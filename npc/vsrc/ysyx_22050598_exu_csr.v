==> flow/design.v <==
module ysyx_22050598_exu_csr (
    input         clk                ,
    input         rst                ,
    input [5:0]   ex_csr_bus_i       ,
    input [63:0]  csr_imm_i          ,
    input [63:0]  csr_reg_i          ,
    input [63:0]  csr_zimm_i         ,
    input [63:0]  csr_ecall_pc       ,
    input         ex_inst_is_mret_i  ,
    input         ex_inst_is_ecall_i ,
    output [63:0] csr_rd_pc_data 
);
    wire [64-1:0] csr_mstatus_data ;
    wire [64-1:0] csr_mtvec_data   ;
    wire [64-1:0] csr_mepc_data    ;
    wire [64-1:0] csr_mcause_data  ;
    wire [64-1:0] csr_mstatus_data_r ;
    wire [64-1:0] csr_mtvec_data_r   ;
    wire [64-1:0] csr_mepc_data_r    ;
    wire [64-1:0] csr_mcause_data_r  ;
    wire mstatus_r_ena ;
    wire mtvec_r_ena   ;
    wire mepc_r_ena    ;
    wire mcause_r_ena  ;
    wire csr_ena = |ex_csr_bus_i; 
    wire [64-1:0] read_csr_data  ;
    wire [64-1:0] write_csr_data ;
    wire csr_imm_is_0x300 = ~(|(csr_imm_i[11:0] ^ 12'h300));
    wire csr_imm_is_0x305 = ~(|(csr_imm_i[11:0] ^ 12'h305));
    wire csr_imm_is_0x341 = ~(|(csr_imm_i[11:0] ^ 12'h341));
    wire csr_imm_is_0x342 = ~(|(csr_imm_i[11:0] ^ 12'h342));
    wire csr_mstatus_ena = (csr_imm_is_0x300 & csr_ena) ;
    wire csr_mtvec_ena   = (csr_imm_is_0x305 & csr_ena) ;
    wire csr_mepc_ena    = (csr_imm_is_0x341 & csr_ena) ;
    wire csr_mcause_ena  = (csr_imm_is_0x342 & csr_ena) ;
    wire write_csr_or = (ex_csr_bus_i[4] | ex_csr_bus_i[1]);
    wire [63:0] write_csr_or_data1 = read_csr_data & {64{write_csr_or}};
    wire [63:0] write_csr_or_data2 = ({64{ex_csr_bus_i[4]}} & csr_reg_i)  | 
                                     ({64{ex_csr_bus_i[1]}} & csr_zimm_i) ; 
    wire [63:0] write_csr_or_data = write_csr_or_data1 | write_csr_or_data2;
    wire write_csr_self = (ex_csr_bus_i[5] | ex_csr_bus_i[2]);
    wire [63:0] write_csr_self_data = ({64{ex_csr_bus_i[5]}} & csr_reg_i)  | 
                                      ({64{ex_csr_bus_i[2]}} & csr_zimm_i) ; 
    wire write_csr_and = (ex_csr_bus_i[3] | ex_csr_bus_i[0]);
    wire [63:0] write_csr_and_data1 = read_csr_data & {64{write_csr_and}};
    wire [63:0] write_csr_and_data2 = ({64{ex_csr_bus_i[3]}} & csr_reg_i)  | 
                                      ({64{ex_csr_bus_i[0]}} & csr_zimm_i) ; 
    wire [63:0] write_csr_and_data = write_csr_and_data1 & (~write_csr_and_data2);
    assign read_csr_data = ({64{csr_mstatus_ena}} & csr_mstatus_data_r) |
                           ({64{csr_mtvec_ena}}   & csr_mtvec_data_r  ) | 
                           ({64{csr_mepc_ena}}    & csr_mepc_data_r   ) |
                           ({64{csr_mcause_ena}}  & csr_mcause_data_r ) ;
    assign write_csr_data = ({64{write_csr_self}} & write_csr_self_data) | 
                            ({64{write_csr_or}}   & write_csr_or_data  ) | 
                            ({64{write_csr_and}}  & write_csr_and_data ) ;
    assign mstatus_r_ena    = csr_mstatus_ena  ; 
    assign mtvec_r_ena      = csr_mtvec_ena    ;
    assign mepc_r_ena       = (csr_mepc_ena    | ex_inst_is_ecall_i);
    assign mcause_r_ena     = (csr_mcause_ena  | ex_inst_is_ecall_i);
    assign csr_mstatus_data = (write_csr_data & {64{csr_mstatus_ena   }}) ; 
    assign csr_mtvec_data   = (write_csr_data & {64{csr_mtvec_ena     }}) ;
    assign csr_mepc_data    = (write_csr_data & {64{csr_mepc_ena      }}) | 
                              (csr_ecall_pc   & {64{ex_inst_is_ecall_i}}) ;
    assign csr_mcause_data  = (write_csr_data & {64{csr_mcause_ena }})    |  
                              (64'h0b         & {64{ex_inst_is_ecall_i }});
    ysyx_22050598_sirv_gnrl_dfflr_with_resetval #(64,64'h0000000a00001800) mstatus_dfflr(mstatus_r_ena, csr_mstatus_data, csr_mstatus_data_r, clk, rst);
    ysyx_22050598_sirv_gnrl_dfflr #(64) mtvec_dfflr  (mtvec_r_ena  , csr_mtvec_data  , csr_mtvec_data_r  , clk, rst);
    ysyx_22050598_sirv_gnrl_dfflr #(64) mepc_dfflr   (mepc_r_ena   , csr_mepc_data   , csr_mepc_data_r   , clk, rst);
    ysyx_22050598_sirv_gnrl_dfflr #(64) mcause_dfflr (mcause_r_ena , csr_mcause_data , csr_mcause_data_r , clk, rst);
    assign csr_rd_pc_data = (read_csr_data    & {64{csr_ena}})            |
                            (csr_mtvec_data_r & {64{ex_inst_is_ecall_i}}) |
                            (csr_mepc_data_r  & {64{ex_inst_is_mret_i}})  ;
endmodule
module ysyx_22050598_sirv_gnrl_dfflr #(
  parameter DW = 32
) (
  input               lden, 
  input      [DW-1:0] dnxt,
  output     [DW-1:0] qout,
  input               clk,
  input               rst_n
);
reg [DW-1:0] qout_r;
always @(posedge clk) begin
  if (rst_n == 1'b0)
    qout_r <= {DW{1'b0}};
  else if (lden == 1'b1)
    qout_r <= dnxt;
end
assign qout = qout_r;
endmodule
module ysyx_22050598_sirv_gnrl_dfflr_with_resetval #(
  parameter DW = 64, 
  parameter RESET_VAL = 0
  ) (
  input               lden, 
  input      [DW-1:0] dnxt,
  output     [DW-1:0] qout,
  input               clk,
  input               rst_n
);
  reg [DW-1:0] qout_r;
  always @(posedge clk) begin:DFFLR_WITH_RESETVAL
    if (rst_n == 1'b0) 
    qout_r <= RESET_VAL;
    else if (lden == 1'b1) 
    qout_r <= dnxt;
  end
  assign qout = qout_r;
endmodule
# From RTL to reports: ysyx_22050598_exu_csr

The steps from the RTL of ysyx_22050598_exu_csr to its reports follow in flow order.
Lines are those of the file above, counted from 1.
Operators carry their Yosys type and port widths (W data, S select, Z words).
Cell names lack the library's common part.
The mark - stands for no value.

Design top: ysyx_22050598_exu_csr
Clock port: clk
Library: sky130hd
Library corner: tt_025C_1v80

# Elaborated design

Yosys after proc, flatten, opt, wreduce and memory -nomap, before mapping. Enables and synchronous resets that opt folds into registers are not counted as muxes. Memory bits, and registers merged into a memory's read port (data or address), are not among the register bits. Print and check cells are not counted. Equal cells are merged and count once.

Bitwise logic cells: 55
Reduce/logical cells: 5

Operators with widths:

| cell              | count |
| $and A64 B64 Y64  | 24 |
| $or A64 B64 Y64   | 12 |
| $or A64 B4 Y64    | 1 |
| $not A64 Y64      | 1 |
| $reduce_or A12 Y1 | 4 |
| $not A4 Y4        | 3 |
| $reduce_or A6 Y1  | 1 |
| $or A1 B1 Y1      | 5 |
| $and A1 B1 Y1     | 4 |
| $not A1 Y1        | 4 |
| $not A2 Y2        | 1 |

Register bits: 256
Input bits: 266
Output and inout port bits: 64
Word-level cells: 64

# Depth

Longest topological path by Yosys (ltp), each cell counted once; first at word level (registers and memories cut), then after technology mapping (sequential cells cut; the memories' decode and read muxes count).

Word-level depth: 15
ABC_AREA: 0
Depth in mapped cells: 9
Depth with buffers taken out: 6

# Netlist

Source: synth_stat.txt of the flow (Yosys; design flattened, memories mapped). It holds for the ABC_AREA given above (unset counts as 0); a run with the other value may have another netlist.
The area totals of this step are shown rounded.

Standard cells after synthesis: 1676
Chip area (Yosys): 14000 sq um
Sequential area: 5100 sq um
Flip-flops: 256
Buffer cells: 192

Cell types:

| cell     | count | total area (sq um) |
| dfxtp_1  | 256   | 5.12E+03 |
| a22oi_1  | 195   | 1.46E+03 |
| a22o_1   | 116   | 1.02E+03 |
| o21ai_0  | 189   | 945.907 |
| nand3_1  | 188   | 940.902 |
| a21oi_1  | 129   | 645.619 |
| a221o_1  | 53    | 530.509 |
| clkbuf_1 | 136   | 510.49 |
| o31ai_1  | 55    | 412.896 |
| nand2_1  | 96    | 360.346 |
| o22ai_1  | 55    | 344.08 |
| nor2_1   | 62    | 232.723 |
| buf_2    | 45    | 225.216 |
| o211ai_1 | 8     | 60.058 |
| and2_1   | 8     | 50.048 |
| a221oi_2 | 3     | 45.043 |
| o21a_1   | 6     | 45.043 |
| nor4_4   | 2     | 42.541 |

Other cell types: 31; their cells: 74.
The figures by module come from a second, unflattened synthesis with its own total; it is not the netlist above.

Cells (unflattened synthesis): 2165
Area total of the unflattened synthesis: 18000 sq um

Rows give one instance, submodules left out.

By module:

| module                                      | times used | cells | area (sq um) | seq. area (sq um) |
| ysyx_22050598_exu_csr                       | 1          | 1341  | 7900         | 0.0 |
| ysyx_22050598_sirv_gnrl_dfflr (DW=64)       | 3          | 206   | 2500         | 1300 |
| ysyx_22050598_sirv_gnrl_dfflr_with_resetval | 1          | 206   | 2400         | 1300 |

# Path before layout

Source: OpenSTA report_checks on the synthesized netlist (no wires, ideal clock, input and output delay 20% of the period each), path of least setup slack; recovery checks are left aside. Register names are those of the netlist, which keeps one name where synthesis merged equal registers.

Kind: input to output
From: input csr_imm_i[5]
To: output csr_rd_pc_data[29]
Clock period: 2790 ps
Input delay: 558 ps
Output delay: 558 ps
Time at the first pin: 558 ps
Data arrival time: 2228 ps
Data required time: 2232 ps
Setup slack: 4 ps
Path delay: 1670 ps
Driving pins on the path: 9
Path buffers: 4
Period reached after synthesis: 2786 ps

"path delay" = arrival - input delay + setup time.
A path that ends at an output port has no setup time.
"driving pins on the path": output pins that drive a net of the path, with the launching flip-flop's if there is one; two outputs of one cell count as two.
"period reached after synthesis" = period - worst setup slack (recovery checks aside). The figure is calculated, with input and output delays left at 20% of the set period.
The rows between start and end are the longest chain of elaborated cells between them; the timing report does not say that the signal goes this way. Where chains are equally long, one stands for them.
A line is the first line of the expression or statement that the cell stems from. Yosys adds cells for indexed reads and writes and turns some case tables into memories.

Cell sequence: nor4_4 -> and4_1 -> and2_1 -> buf_2 -> buf_2 -> buf_2 -> buf_4 -> nand2_1 -> nand3_1
Cells in the longest elaborated chain: 10
Elaborated cells between the ends (all ways): 22
Source lines of those cells: 13
Those cells by class: logic: 18; reduce/logical: 4

RTL lines, path post-synthesis:

| what               | line | text |
| start: declaration | 5    | `input [63:0]  csr_imm_i          ,` |
| $reduce_or A12 Y1  | 28   | `wire csr_imm_is_0x300 = ~(\|(csr_imm_i[11:0] ^ 12'h300));` |
| $not A1 Y1         | 28   |  |
| $and A1 B1 Y1      | 32   | `wire csr_mstatus_ena = (csr_imm_is_0x300 & csr_ena) ;` |
| $and A64 B64 Y64   | 49   | `assign read_csr_data = ({64{csr_mstatus_ena}} & csr_mstatus_data_r) \|` |
| $or A64 B64 Y64 x3 | 49   |  |
| $and A64 B64 Y64   | 70   | `assign csr_rd_pc_data = (read_csr_data    & {64{csr_ena}})            \|` |
| $or A64 B64 Y64 x2 | 70   |  |
| end: declaration   | 11   | `output [63:0] csr_rd_pc_data` |

# Path in the finished layout

Path of least setup slack in the final report of run 1 (OpenROAD, finished layout, wires in). Where an end is a register, its clock arrival counts in the times.
The path's times are printed in steps of 10 ps; the period is the one set.

Kind: input to output
From: input ex_csr_bus_i[2]
To: output csr_rd_pc_data[53]
Clock period: 2980 ps
Input delay: 600 ps
Output delay: 600 ps
Time at the first pin: 600 ps
Data arrival time: 2630 ps
Data required time: 2380 ps
Setup slack: -250 ps
Driving pins on the path: 11
Path buffers: 6

The rows between start and end are the longest chain of elaborated cells between them; the timing report does not say that the signal goes this way. Where chains are equally long, one stands for them.

Cell sequence: buf_8 -> or4_4 -> nor2_4 -> nor4_4 -> buf_6 -> buf_8 -> buf_6 -> buf_12 -> a22o_1 -> a221o_1 -> buf_2
Cells in the longest elaborated chain: 9
Elaborated cells between the ends (all ways): 15
Source lines of those cells: 10
Those cells by class: logic: 14; reduce/logical: 1

RTL lines, path post-layout:

| what               | line | text |
| start: declaration | 4    | `input [5:0]   ex_csr_bus_i       ,` |
| $reduce_or A6 Y1   | 25   | `wire csr_ena = \|ex_csr_bus_i;` |
| $and A1 B1 Y1      | 32   | `wire csr_mstatus_ena = (csr_imm_is_0x300 & csr_ena) ;` |
| $and A64 B64 Y64   | 49   | `assign read_csr_data = ({64{csr_mstatus_ena}} & csr_mstatus_data_r) \|` |
| $or A64 B64 Y64 x3 | 49   |  |
| $and A64 B64 Y64   | 70   | `assign csr_rd_pc_data = (read_csr_data    & {64{csr_ena}})            \|` |
| $or A64 B64 Y64 x2 | 70   |  |
| end: declaration   | 11   | `output [63:0] csr_rd_pc_data` |

## Implementation results

Module ysyx_22050598_exu_csr, platform sky130hd: 2 stored runs of the flow (Yosys, OpenROAD) with differing settings, in no particular order. Input and output delays are each 20% of the period that was set; the output load is 0.01 pF.
"period reached" is the run's clock period less its worst setup slack. It is reckoned from that one timing run; input and output delays stay at 20% of the period that was set.
"critical path time" means the part of the period allowed to the worst setup path (the constraints hold back 20% at inputs and 20% at outputs) less its slack; where the path has registers, the arrival times of their clocks count too.
"critical path time" is given in steps of 10 ps.
The results are shown rounded.
Settings: - = not set for that run.

| item                                    | run 1           | run 2           |
| period_ns                               | 2.98            | 1.85            |
| CORE_UTILIZATION                        | 36              | 39              |
| SETUP_SLACK_MARGIN                      | 0.17            | 0.46            |
| PLACE_DENSITY                           | 0.57            | -               |
| CELL_PAD_IN_SITES_GLOBAL_PLACEMENT      | 3               | 2               |
| GPL_TIMING_DRIVEN                       | 1               | 0               |
| CTS_CLUSTER_SIZE                        | 25              | 11              |
| SLEW_MARGIN                             | 0               | 20              |
| CAP_MARGIN                              | 20              | 20              |
| CORE_MARGIN                             | 2               | 2               |
| PLACE_DENSITY_LB_ADDON                  | -               | 0.28            |
| CELL_PAD_IN_SITES_DETAIL_PLACEMENT      | -               | 1               |
| CTS_CLUSTER_DIAMETER                    | -               | 36              |
| final utilization (%)                   | 53              | 59              |
| Yosys chip area after synthesis (sq um) | 14000           | 14000           |
| critical path time (ps)                 | 2030            | 2090            |
| critical path type                      | input to output | input to output |
| period reached (ps)                     | 3225            | 2826            |
| smallest setup slack (ps)               | -250            | -980            |
| die area (sq um)                        | 39000           | 36000           |
